==> flow/design.v <==
`timescale 1ns/1ps
module iir_biquad #(
  parameter integer DATA_WIDTH = 16,    
  parameter integer COEFF_WIDTH = 16,
  parameter integer ACC_WIDTH = 48
)(
  input  wire clk,
  input  wire rstn,
  input  wire signed [DATA_WIDTH-1:0] s_tdata,
  input  wire s_tvalid,
  output wire s_tready,
  output reg signed [DATA_WIDTH-1:0] m_tdata,
  output reg m_tvalid,
  input  wire m_tready,
  input  wire coeff_wr,  
  input  wire [2:0] coeff_id,  
  input  wire signed [COEFF_WIDTH-1:0] coeff_w
);
  reg signed [COEFF_WIDTH-1:0] b0, b1, b2, a1, a2;
  always @(posedge clk) begin
    if (!rstn) begin
      b0 <= 0; b1 <= 0; b2 <= 0; a1 <= 0; a2 <= 0;
    end else if (coeff_wr) begin
      case (coeff_id)
        3'd0: b0 <= coeff_w;
        3'd1: b1 <= coeff_w;
        3'd2: b2 <= coeff_w;
        3'd3: a1 <= coeff_w;
        3'd4: a2 <= coeff_w;
      endcase
    end
  end
  reg signed [ACC_WIDTH-1:0] d1, d2;
  wire signed [DATA_WIDTH+COEFF_WIDTH-1:0] m_b0 = s_tdata * b0;
  wire signed [DATA_WIDTH+COEFF_WIDTH-1:0] m_b1 = s_tdata * b1;
  wire signed [DATA_WIDTH+COEFF_WIDTH-1:0] m_b2 = s_tdata * b2;
  localparam integer SHIFT = COEFF_WIDTH;
  wire signed [ACC_WIDTH-1:0] b0_x = {{(ACC_WIDTH-(DATA_WIDTH+COEFF_WIDTH)){m_b0[DATA_WIDTH+COEFF_WIDTH-1]}}, m_b0} >>> SHIFT;
  wire signed [ACC_WIDTH-1:0] y_ext = b0_x + d1;  
  wire signed [DATA_WIDTH-1:0] y_out = y_ext[DATA_WIDTH-1:0];  
  wire signed [DATA_WIDTH+COEFF_WIDTH-1:0] y_mul_a1 = y_out * a1;
  wire signed [DATA_WIDTH+COEFF_WIDTH-1:0] y_mul_a2 = y_out * a2;
  wire signed [ACC_WIDTH-1:0] y_a1 = {{(ACC_WIDTH-(DATA_WIDTH+COEFF_WIDTH)){y_mul_a1[DATA_WIDTH+COEFF_WIDTH-1]}}, y_mul_a1} >>> SHIFT;
  wire signed [ACC_WIDTH-1:0] y_a2 = {{(ACC_WIDTH-(DATA_WIDTH+COEFF_WIDTH)){y_mul_a2[DATA_WIDTH+COEFF_WIDTH-1]}}, y_mul_a2} >>> SHIFT;
  wire signed [ACC_WIDTH-1:0] b1_x = {{(ACC_WIDTH-(DATA_WIDTH+COEFF_WIDTH)){m_b1[DATA_WIDTH+COEFF_WIDTH-1]}}, m_b1} >>> SHIFT;
  wire signed [ACC_WIDTH-1:0] b2_x = {{(ACC_WIDTH-(DATA_WIDTH+COEFF_WIDTH)){m_b2[DATA_WIDTH+COEFF_WIDTH-1]}}, m_b2} >>> SHIFT;
  wire signed [ACC_WIDTH-1:0] d1_next = b1_x + y_a1 + d2;
  wire signed [ACC_WIDTH-1:0] d2_next = b2_x + y_a2;
  assign s_tready = 1'b1;
  always @(posedge clk) begin
    if (!rstn) begin
      d1 <= 0; d2 <= 0;
      m_tvalid <= 1'b0;
      m_tdata <= 0;
    end else begin
      if (s_tvalid && s_tready) begin
        d1 <= d1_next;
        d2 <= d2_next;
        m_tdata <= y_ext[DATA_WIDTH-1:0];
        m_tvalid <= 1'b1;
      end else if (m_tvalid && m_tready) begin
        m_tvalid <= 1'b0;
      end
    end
  end
endmodule
## Reports on iir_biquad

What the tools print for iir_biquad, step after step.
Line numbers count from 1 in the design file above.
Library cell names are shortened.
The mark -- stands for no value.

| set-up | value |
|---|---|
| top | iir_biquad |
| clock | clk |
| cell library | sky130hd |
| library corner | tt_025C_1v80 |

## Elaborated design

Source: Yosys, flattened and elaborated, memories not mapped. Widths are those after wreduce. Registers that Yosys merges into a memory's read port (data or address) are not register bits. Print and check cells do not count. Equal cells are merged and count once.

| word-level totals | value |
|---|---|
| elaborated cells | 32 |
| flip-flop bits (word level) | 129 |
| output and inout port bits | 18 |

| cells by class | value |
|---|---|
| add/sub/neg operators | 4 |
| mux-type cells | 2 |
| multipliers | 5 |
| reduce/logical cells | 8 |
| equal/unequal tests | 4 |

Operators by type and width:

| cell | count |
|---|---|
| multiplier 16 x 16 -> 32 bit | 5 |
| adder 16 bit | 4 |
| AND reduction 2 bit | 5 |
| equality test 3 x 2 -> 1 bit (second input constant) | 2 |
| equality test 3 x 1 -> 1 bit (second input constant) | 1 |
| equality test 3 bit (second input constant) | 1 |
| zero test 3 bit | 1 |
| nonzero test 2 bit | 1 |
| two-way mux 1 bit | 2 |
| logical AND 1 bit | 1 |

## Logic depth

Yosys ltp: most cells in a row. Word level: on the elaborated netlist, between registers, memories and ports. Mapped: between sequential cells and ports; inverters and the memories' decode and read muxes count.

| logic depth | value |
|---|---|
| depth in word-level cells | 5 |
| ABC_AREA | 1 |
| mapped depth | 81 |
| mapped depth without buffers | 78 |

## Netlist

The flow's flattened synthesis, as Yosys stat reports it; memories are mapped. The netlist is that of the ABC_AREA named above (0 if unset); the other value can give another one.
The area totals of this step are shown rounded.

Cells by type:

| cell | count | total area (µm²) |
|---|---|---|
| fa_1 | 1317 | 2.64E+04 |
| inv_1 | 2135 | 8.01E+03 |
| nand2_1 | 1578 | 5.92E+03 |
| ha_1 | 443 | 5.54E+03 |
| dfxtp_1 | 129 | 2.58E+03 |
| nor2_1 | 505 | 1.9E+03 |
| a21oi_1 | 259 | 1.3E+03 |
| o21ai_0 | 206 | 1.03E+03 |
| clkbuf_1 | 230 | 863.328 |
| xor2_1 | 70 | 613.088 |
| nand3_1 | 113 | 565.542 |
| xnor2_1 | 45 | 394.128 |
| a21o_1 | 28 | 210.202 |
| nand4_1 | 23 | 143.888 |
| nor2_4 | 12 | 135.13 |
| buf_1 | 32 | 120.115 |
| nor3_1 | 23 | 115.11 |
| o21bai_1 | 15 | 112.608 |

Not listed: further types 32, cells in them 170.

| synthesis totals | value |
|---|---|
| buffers | 285 |
| synthesis area | 57000 µm² |
| mapped cells | 7333 |
| mapped flip-flops | 129 |
| sequential area | 2600 µm² |

## Timing after synthesis

Path of least setup slack by OpenSTA after synthesis, without wires, with an ideal clock, recovery checks aside; 20% of the period is set as input and as output delay. Where synthesis merged equal registers, the netlist keeps one of their names.

| timing path post-synthesis | value |
|---|---|
| path kind | input -> register |
| start | input s_tdata[10] |
| end | register d1[11] |
| path buffers | 3 |
| launch time at the first pin | 7.360 ns |
| period | 36.8 ns |
| path delay | 13.247 ns |
| library setup time | 0.109 ns |
| external input delay | 7.360 ns |
| driving pins on the path | 64 |
| setup slack | 16.193 ns |
| arrival time | 20.498 ns |
| data required time | 36.691 ns |
| period reached after synthesis | 20.607 ns |

"path delay" = arrival - input delay + setup time.
"driving pins on the path": output pins that drive a net of the path, with the launching flip-flop's if there is one; two outputs of one cell count as two.
"period reached after synthesis" = period - worst setup slack (recovery checks aside). The figure is calculated, with input and output delays left at 20% of the set period.
Between the ends stands the longest chain of elaborated cells between them, by number of cells; it is not shown to be the way that was timed. Of several equally long chains one is given.
A line is the first line of the expression or statement that the cell stems from. Yosys adds cells for indexed reads and writes and turns some case tables into memories.

| on the way, post-synthesis | value |
|---|---|
| path through | clkbuf_1 -> buf_1 -> nand2_1 -> fa_1 -> fa_1 -> fa_1 -> fa_1 -> inv_1 -> fa_1 -> fa_1 -> ha_1 -> a21o_1 -> o21bai_1 -> a21oi_1 -> o21ai_0 -> nand2_1 -> nand2_1 -> xor2_1 -> [... 28 more ...] -> nand2_1 -> a31oi_1 -> xor2_1 -> fa_1 -> inv_1 -> ha_1 -> inv_1 -> fa_1 -> nor4_1 -> nor2_1 -> o21ai_0 -> nand2_1 -> nand2_1 -> a21oi_1 -> nand2_1 -> nand3_1 -> nand2_1 -> inv_1 |
| length of the longest elaborated chain | 5 |
| elaborated cells on any way between the ends | 6 |
| source lines of those cells | 5 |
| classes of those cells | 3 x add/sub; 3 x mul |

RTL lines, path post-synthesis:

| what | RTL line | source |
|---|---|---|
| start: declaration | 9 | `input  wire signed [DATA_WIDTH-1:0] s_tdata,` |
| multiplier 16 x 16 -> 32 bit | 34 | `wire signed [DATA_WIDTH+COEFF_WIDTH-1:0] m_b0 = s_tdata * b0;` |
| adder 16 bit | 39 | `wire signed [ACC_WIDTH-1:0] y_ext = b0_x + d1;` |
| multiplier 16 x 16 -> 32 bit | 41 | `wire signed [DATA_WIDTH+COEFF_WIDTH-1:0] y_mul_a1 = y_out * a1;` |
| adder 16 bit x2 | 47 | `wire signed [ACC_WIDTH-1:0] d1_next = b1_x + y_a1 + d2;` |
| end: assignment | 52 | `d1 <= 0; d2 <= 0;` |
| end: assignment | 57 | `d1 <= d1_next;` |

## Path in the finished layout

Path of least setup slack in the final report of run A (OpenROAD, finished layout, wires in). Where an end is a register, its clock arrival counts in the times.

| timing path post-layout | value |
|---|---|
| path kind | input -> register |
| start | input s_tdata[7] |
| end | register d2[15] |
| library setup time | 0.09 ns |
| setup slack | -1.16 ns |
| period | 14.5 ns |
| external input delay | 2.90 ns |
| launch time at the first pin | 2.90 ns |
| arrival time | 16.08 ns |
| path buffers | 6 |
| driving pins on the path | 65 |
| data required time | 14.92 ns |

Between the ends stands the longest chain of elaborated cells between them, by number of cells; it is not shown to be the way that was timed. Of several equally long chains one is given.

| on the way, post-layout | value |
|---|---|
| path through | buf_6 -> nand2_1 -> fa_1 -> inv_1 -> fa_1 -> inv_1 -> fa_1 -> inv_1 -> fa_1 -> fa_1 -> inv_1 -> fa_1 -> inv_1 -> ha_4 -> a21oi_2 -> o21ai_0 -> a21oi_2 -> nand2_4 -> [... 29 more ...] -> nand2_1 -> a21oi_1 -> nor2_1 -> nand3_2 -> nand2_1 -> o311ai_0 -> xor2_1 -> ha_1 -> a21oi_1 -> o21a_1 -> nand3_2 -> nand3b_1 -> nand2_2 -> inv_1 -> nand2_1 -> nand3_2 -> nand2_1 -> inv_1 |
| length of the longest elaborated chain | 4 |
| elaborated cells on any way between the ends | 5 |
| source lines of those cells | 5 |
| classes of those cells | 2 x add/sub; 3 x mul |

RTL lines, path post-layout:

| what | RTL line | source |
|---|---|---|
| start: declaration | 9 | `input  wire signed [DATA_WIDTH-1:0] s_tdata,` |
| multiplier 16 x 16 -> 32 bit | 34 | `wire signed [DATA_WIDTH+COEFF_WIDTH-1:0] m_b0 = s_tdata * b0;` |
| adder 16 bit | 39 | `wire signed [ACC_WIDTH-1:0] y_ext = b0_x + d1;` |
| multiplier 16 x 16 -> 32 bit | 42 | `wire signed [DATA_WIDTH+COEFF_WIDTH-1:0] y_mul_a2 = y_out * a2;` |
| adder 16 bit | 48 | `wire signed [ACC_WIDTH-1:0] d2_next = b2_x + y_a2;` |
| end: assignment | 52 | `d1 <= 0; d2 <= 0;` |
| end: assignment | 58 | `d2 <= d2_next;` |

Measured data: module iir_biquad, platform sky130hd, 2 stored runs of the flow under differing settings, order arbitrary. Input and output delays are each 20% of the period that was set; the output load is 0.01 pF.
"period reached" means the clock period less the worst setup slack. The figure is calculated, with input and output delays left at 20% of the set period.
"worst setup path time": the worst setup path's part of the clock period (all of it between registers, 20% less for each end at a port) less its slack. A launch clock that arrives late makes it longer, a capture clock that arrives late makes it shorter.
"total power after layout" rests on the timing tool's default activity at the inputs, not on a simulated workload.
Values from the reports are rounded here.
Among the settings, n/a means not set for that run.

| setting or result | run A | run B |
|---|---|---|
| period_ns | 14.5 | 16.5 |
| CORE_UTILIZATION | 43 | 50 |
| SETUP_SLACK_MARGIN | 3.04 | 3.75 |
| PLACE_DENSITY_LB_ADDON | 0.21 | 0.03 |
| TNS_END_PERCENT | 35 | 55 |
| ABC_AREA | 1 | 1 |
| CTS_CLUSTER_SIZE | 75 | n/a |
| MIN_ROUTING_LAYER | met2 | n/a |
| CAP_MARGIN | 20 | 40 |
| CORE_MARGIN | 2 | 2 |
| SLEW_MARGIN | 20 | 20 |
| HOLD_SLACK_MARGIN | n/a | 0.21 |
| CORE_ASPECT_RATIO | n/a | 1.28 |
| MAX_ROUTING_LAYER | n/a | met4 |
| period reached (ns) | 15.658 | 15.965 |
| total die area (µm²) | 140000 | 120000 |
| chip area after synthesis (Yosys) (µm²) | 57000 | 57000 |
| total power after layout (W) | 0.013 | 0.011 |
| utilization | 0.52 | 0.59 |
| setup slack of the worst path (ns) | -1.2 | 0.53 |
| worst setup path time (ns) | 12.76 | 12.67 |
| kind of the worst setup path | input -> register | input -> register |
